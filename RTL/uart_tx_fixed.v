==> flow/design.v <==
module uart_tx_fixed (
    input  wire       clk,
    input  wire       rst_n,
    input  wire       tx_start,   
    input  wire       s_tick,     
    input  wire [7:0] tx_data,
    output reg        tx,
    output reg        tx_busy,
    output reg        tx_done
);
    localparam [1:0]
        IDLE  = 2'b00,
        START = 2'b01,
        DATA  = 2'b10,
        STOP  = 2'b11;
    reg [1:0]  state;
    reg [3:0]  s_tick_cnt;   
    reg [2:0]  bit_cnt;      
    reg [7:0]  shift_reg;
    always @(posedge clk or negedge rst_n) begin
        if (!rst_n) begin
            state      <= IDLE;
            s_tick_cnt <= 4'd0;
            bit_cnt    <= 3'd0;
            shift_reg  <= 8'h00;
            tx         <= 1'b1;    
            tx_busy    <= 1'b0;
            tx_done    <= 1'b0;
        end else begin
            tx_done <= 1'b0;  
            case (state)
                IDLE: begin
                    tx         <= 1'b1;
                    tx_busy    <= 1'b0;
                    s_tick_cnt <= 4'd0;
                    bit_cnt    <= 3'd0;
                    if (tx_start) begin
                        tx        <= 1'b0;     
                        tx_busy   <= 1'b1;
                        shift_reg <= tx_data;  
                        state     <= START;
                    end
                end
                START: begin
                    tx <= 1'b0;   
                    if (s_tick) begin
                        if (s_tick_cnt == 4'd15) begin
                            s_tick_cnt <= 4'd0;
                            tx         <= shift_reg[0];  
                            state      <= DATA;
                        end else begin
                            s_tick_cnt <= s_tick_cnt + 1'b1;
                        end
                    end
                end
                DATA: begin
                    if (s_tick) begin
                        if (s_tick_cnt == 4'd15) begin
                            s_tick_cnt <= 4'd0;
                            if (bit_cnt == 3'd7) begin
                                bit_cnt <= 3'd0;
                                tx      <= 1'b1;  
                                state   <= STOP;
                            end else begin
                                bit_cnt   <= bit_cnt + 1'b1;
                                shift_reg <= {1'b0, shift_reg[7:1]};
                                tx        <= shift_reg[1];  
                            end
                        end else begin
                            s_tick_cnt <= s_tick_cnt + 1'b1;
                            tx         <= shift_reg[0];  
                        end
                    end
                end
                STOP: begin
                    tx <= 1'b1;   
                    if (s_tick) begin
                        if (s_tick_cnt == 4'd15) begin
                            s_tick_cnt <= 4'd0;
                            tx_done    <= 1'b1;  
                            tx_busy    <= 1'b0;
                            state      <= IDLE;
                        end else begin
                            s_tick_cnt <= s_tick_cnt + 1'b1;
                        end
                    end
                end
                default: state <= IDLE;
            endcase
        end
    end
endmodule
From RTL to reports: uart_tx_fixed
Tool output for the design above, in the order of the flow.
Line numbers count from 1 in the design file above.
Operators: Yosys type, input widths -> output width; for muxes data width and select width s.
Cell names lack the library's common part.
Not given: --
Set-up
  top module: uart_tx_fixed
  clock input: clk
  standard-cell library: sky130hd
  corner: tt_025C_1v80

Elaborated design
Yosys after proc, flatten, opt, wreduce and memory -nomap, before mapping. Memory bits, and registers merged into a memory's read port (data or address), are not among the register bits. Print and check cells are not counted. Equal cells are merged and count once.
Operators by class
  $add $sub $neg: 2
  eq/ne operators: 15
  reductions and logical operators: 11
  mux-type cells: 35
Operators with widths (number)
  $mux 8: 4
  $ne 2x2->1 const B: 9
  $pmux 8 s2: 1
  $mux 2: 8
  $mux 1: 12
  $reduce_and 9->1: 1
  $mux 3: 3
  $pmux 4 s2: 1
  $pmux 2 s4: 1
  $mux 4: 2
  $reduce_and 3->1: 2
  $pmux 3 s2: 1
  $reduce_and 5->1: 1
  $eq 2x2->1 const B: 2
  $reduce_and 2->1: 2
  $reduce_bool 2->1: 2
  $add 4x1->4 const B: 1
  $eq 4x4->1 const B: 1
  $reduce_bool 4->1: 1
  $pmux 1 s4: 1
  $add 3x1->3 const B: 1
  $eq 3x3->1 const B: 1
  $reduce_or 3->1: 1
  $eq 2x1->1 const B: 1
  $ne 2x1->1 const B: 1
  $logic_not 2->1: 1
  $pmux 1 s2: 1
Word-level totals
  output and inout bits: 3
  elaborated cells: 70
  register bits: 20
  bits of input ports: 12

Logic depth
Longest topological path by Yosys (ltp), each cell counted once; first at word level (registers and memories cut), then after technology mapping (sequential cells cut; the memories' decode and read muxes count).
Depth
  depth in word-level cells: 5
  ABC_AREA: 0
  depth in mapped cells: 7
  gate-level depth less buffers: 5

Mapped cells and area
Yosys stat after the flow's synthesis: flattened, memories mapped to cells. It holds for the ABC_AREA given above (unset counts as 0); a run with the other value may have another netlist.
The area totals of this step are shown rounded.
Cell types
  dfrtp_1: number 20, total area 500.48 um^2
  o22ai_1: number 15, total area 93.84 um^2
  o22a_1: number 7, total area 61.309 um^2
  a21oi_1: number 12, total area 60.058 um^2
  dfstp_2: number 2, total area 52.55 um^2
  nand2_1: number 12, total area 45.043 um^2
  ha_1: number 3, total area 37.536 um^2
  o21ai_0: number 7, total area 35.034 um^2
  a32o_2: number 2, total area 22.522 um^2
  buf_4: number 3, total area 22.522 um^2
  buf_6: number 2, total area 22.522 um^2
  mux2i_1: number 2, total area 20.019 um^2
  a31oi_1: number 3, total area 18.768 um^2
  nand3_1: number 3, total area 15.014 um^2
  nor2_1: number 4, total area 15.014 um^2
  nand2b_1: number 2, total area 12.512 um^2
  nand4_2: number 1, total area 12.512 um^2
  and4_4: number 1, total area 11.261 um^2
Other cell types: 19; their cells: 23.
Synthesis totals
  buffer cells: 9
  mapped area: 0.00122 mm^2
  standard cells after synthesis: 124
  flip-flop cells: 22
  sequential area: 0.000553 mm^2

Path before layout
Source: OpenSTA report_checks on the synthesized netlist (no wires, ideal clock, input and output delay 20% of the period each), path of least setup slack; recovery checks are left aside. Register names are those of the netlist, which keeps one name where synthesis merged equal registers.
Timing path post-synthesis
  kind: flip-flop to flip-flop
  start: reg s_tick_cnt[0]
  end: reg tx
  required time: 1.691 ns
  setup time: 0.079 ns
  path delay: 1.559 ns
  stages on the path: 8
  data arrival time: 1.480 ns
  buffers on the path: 2
  period: 1.77 ns
  path slack: 0.211 ns
  time at the first pin: 0.000 ns
  synthesis period reached: 1.559 ns
"path delay" = arrival - input delay + setup time.
"stages on the path": output pins that drive a net of the path, with the launching flip-flop's if there is one; two outputs of one cell count as two.
"synthesis period reached" = period - worst setup slack (recovery checks aside). The figure is calculated, with input and output delays left at 20% of the set period.
Between the ends stands the longest chain of elaborated cells between them, by number of cells; it is not shown to be the way that was timed. Of several equally long chains one is given.
A line is the first line of the expression or statement that the cell stems from. Yosys adds cells for indexed reads and writes and turns some case tables into memories.
At most two assigning lines are given for a register; there are more.
Between the ends, post-synthesis
  cells stage by stage: dfrtp_1 -> ha_1 -> buf_4 -> and4_4 -> buf_6 -> a311oi_1 -> a221o_1 -> nand2_1
  cells in the longest elaborated chain: 4
  elaborated cells between the ends (all ways): 6
  those cells by class: eq/ne (1); mux (5)
Ends and longest elaborated chain, post-synthesis
  from (decl): RTL line 17  | reg [3:0]  s_tick_cnt;
  from (assign): RTL line 52  | s_tick_cnt <= s_tick_cnt + 1'b1;
  from (assign): RTL line 70  | s_tick_cnt <= s_tick_cnt + 1'b1;
  $eq 4x4->1: RTL line 58  | if (s_tick_cnt == 4'd15) begin
  $mux 1: RTL line 58
  $mux 1: RTL line 57  | if (s_tick) begin
  $pmux 1 s4: RTL line 31  | case (state)
  to (assign): RTL line 49  | tx         <= shift_reg[0];
  to (assign): RTL line 67  | tx        <= shift_reg[1];
  to (decl): RTL line 7  | output reg        tx,

Timing after layout
Path of least setup slack in the final report of flow run 1 (OpenROAD, finished layout, wires in). Where an end is a register, its clock arrival counts in the times.
Timing path after layout
  kind: flip-flop to flip-flop
  start: reg bit_cnt[0]
  end: reg shift_reg[1]
  path slack: -0.34 ns
  data arrival time: 1.60 ns
  period: 1.06 ns
  stages on the path: 7
  time at the first pin: 0.26 ns
  required time: 1.26 ns
  setup time: 0.07 ns
  buffers on the path: 1
Between the ends stands the longest chain of elaborated cells between them, by number of cells; it is not shown to be the way that was timed. Of several equally long chains one is given.
At most two assigning lines are given for a register; there are more.
Between the ends, after layout
  cells stage by stage: dfrtp_1 -> ha_2 -> ha_4 -> nor2_4 -> buf_6 -> o22ai_2 -> a21oi_1
  cells in the longest elaborated chain: 5
  elaborated cells between the ends (all ways): 7
  RTL lines with such cells: 4
  those cells by class: eq/ne (2); mux (4); reduce/logical (1)
Ends and longest elaborated chain, after layout
  from (decl): RTL line 18  | reg [2:0]  bit_cnt;
  from (assign): RTL line 24  | bit_cnt    <= 3'd0;
  from (assign): RTL line 65  | bit_cnt   <= bit_cnt + 1'b1;
  $eq 3x3->1: RTL line 60  | if (bit_cnt == 3'd7) begin
  $mux 8: RTL line 60
  $mux 8: RTL line 58  | if (s_tick_cnt == 4'd15) begin
  $mux 8: RTL line 57  | if (s_tick) begin
  $pmux 8 s2: RTL line 31  | case (state)
  to (assign): RTL line 40  | shift_reg <= tx_data;
  to (assign): RTL line 66  | shift_reg <= {1'b0, shift_reg[7:1]};
  to (decl): RTL line 19  | reg [7:0]  shift_reg;

Ticket comment

Below are 2 stored runs of the flow (Yosys, OpenROAD; platform sky130hd) on uart_tx_fixed, each with its settings and what was measured, unordered. Constraints: input delay and output delay 20% of the set period each, output load 0.01 pF.
"achieved period" is the run's clock period less its worst setup slack. It is reckoned from that one timing run; input and output delays stay at 20% of the period that was set.
By "time used up by the worst setup path" is meant the share of the clock period that the worst setup path is allowed (20% is reserved at inputs, 20% at outputs), minus its slack. Clock arrival times at its registers enter into it.
"total design power" is the tool's figure for a default switching activity; nothing was simulated.
The results are shown rounded.

==> flow run 1: settings <==
{ "period_ns": 1.06, "CORE_UTILIZATION": 27, "PLACE_DENSITY_LB_ADDON": 0.1, "GPL_TIMING_DRIVEN": 1, "CTS_CLUSTER_SIZE": 17, "CAP_MARGIN": 20, "CORE_MARGIN": 2, "SLEW_MARGIN": 20 }
==> flow run 1: results <==
achieved period: 1.399 ns
time used up by the worst setup path: 1.40 ns
kind of the worst setup path: flip-flop to flip-flop
total die area: 0.00508 mm^2
final design utilization: 0.43
total design power: 4,660 µW
Yosys chip area after synthesis: 0.00122 mm^2
lowest setup slack: -0.339 ns

==> flow run 2: settings <==
{ "period_ns": 3.02, "CORE_UTILIZATION": 49, "PLACE_DENSITY_LB_ADDON": 0.02, "CORE_MARGIN": 9, "CELL_PAD_IN_SITES_DETAIL_PLACEMENT": 1, "TNS_END_PERCENT": 100, "ABC_AREA": 1, "CTS_CLUSTER_SIZE": 96, "CTS_CLUSTER_DIAMETER": 100, "MIN_ROUTING_LAYER": "met2", "MAX_ROUTING_LAYER": "met5", "CAP_MARGIN": 20, "SLEW_MARGIN": 20 }
==> flow run 2: results <==
final design utilization: 0.608
total die area: 0.00446 mm^2
Yosys chip area after synthesis: 0.00117 mm^2
lowest setup slack: 0.987 ns
time used up by the worst setup path: 1.43 ns
kind of the worst setup path: flip-flop to output port
achieved period: 2.033 ns
total design power: 1,200 µW
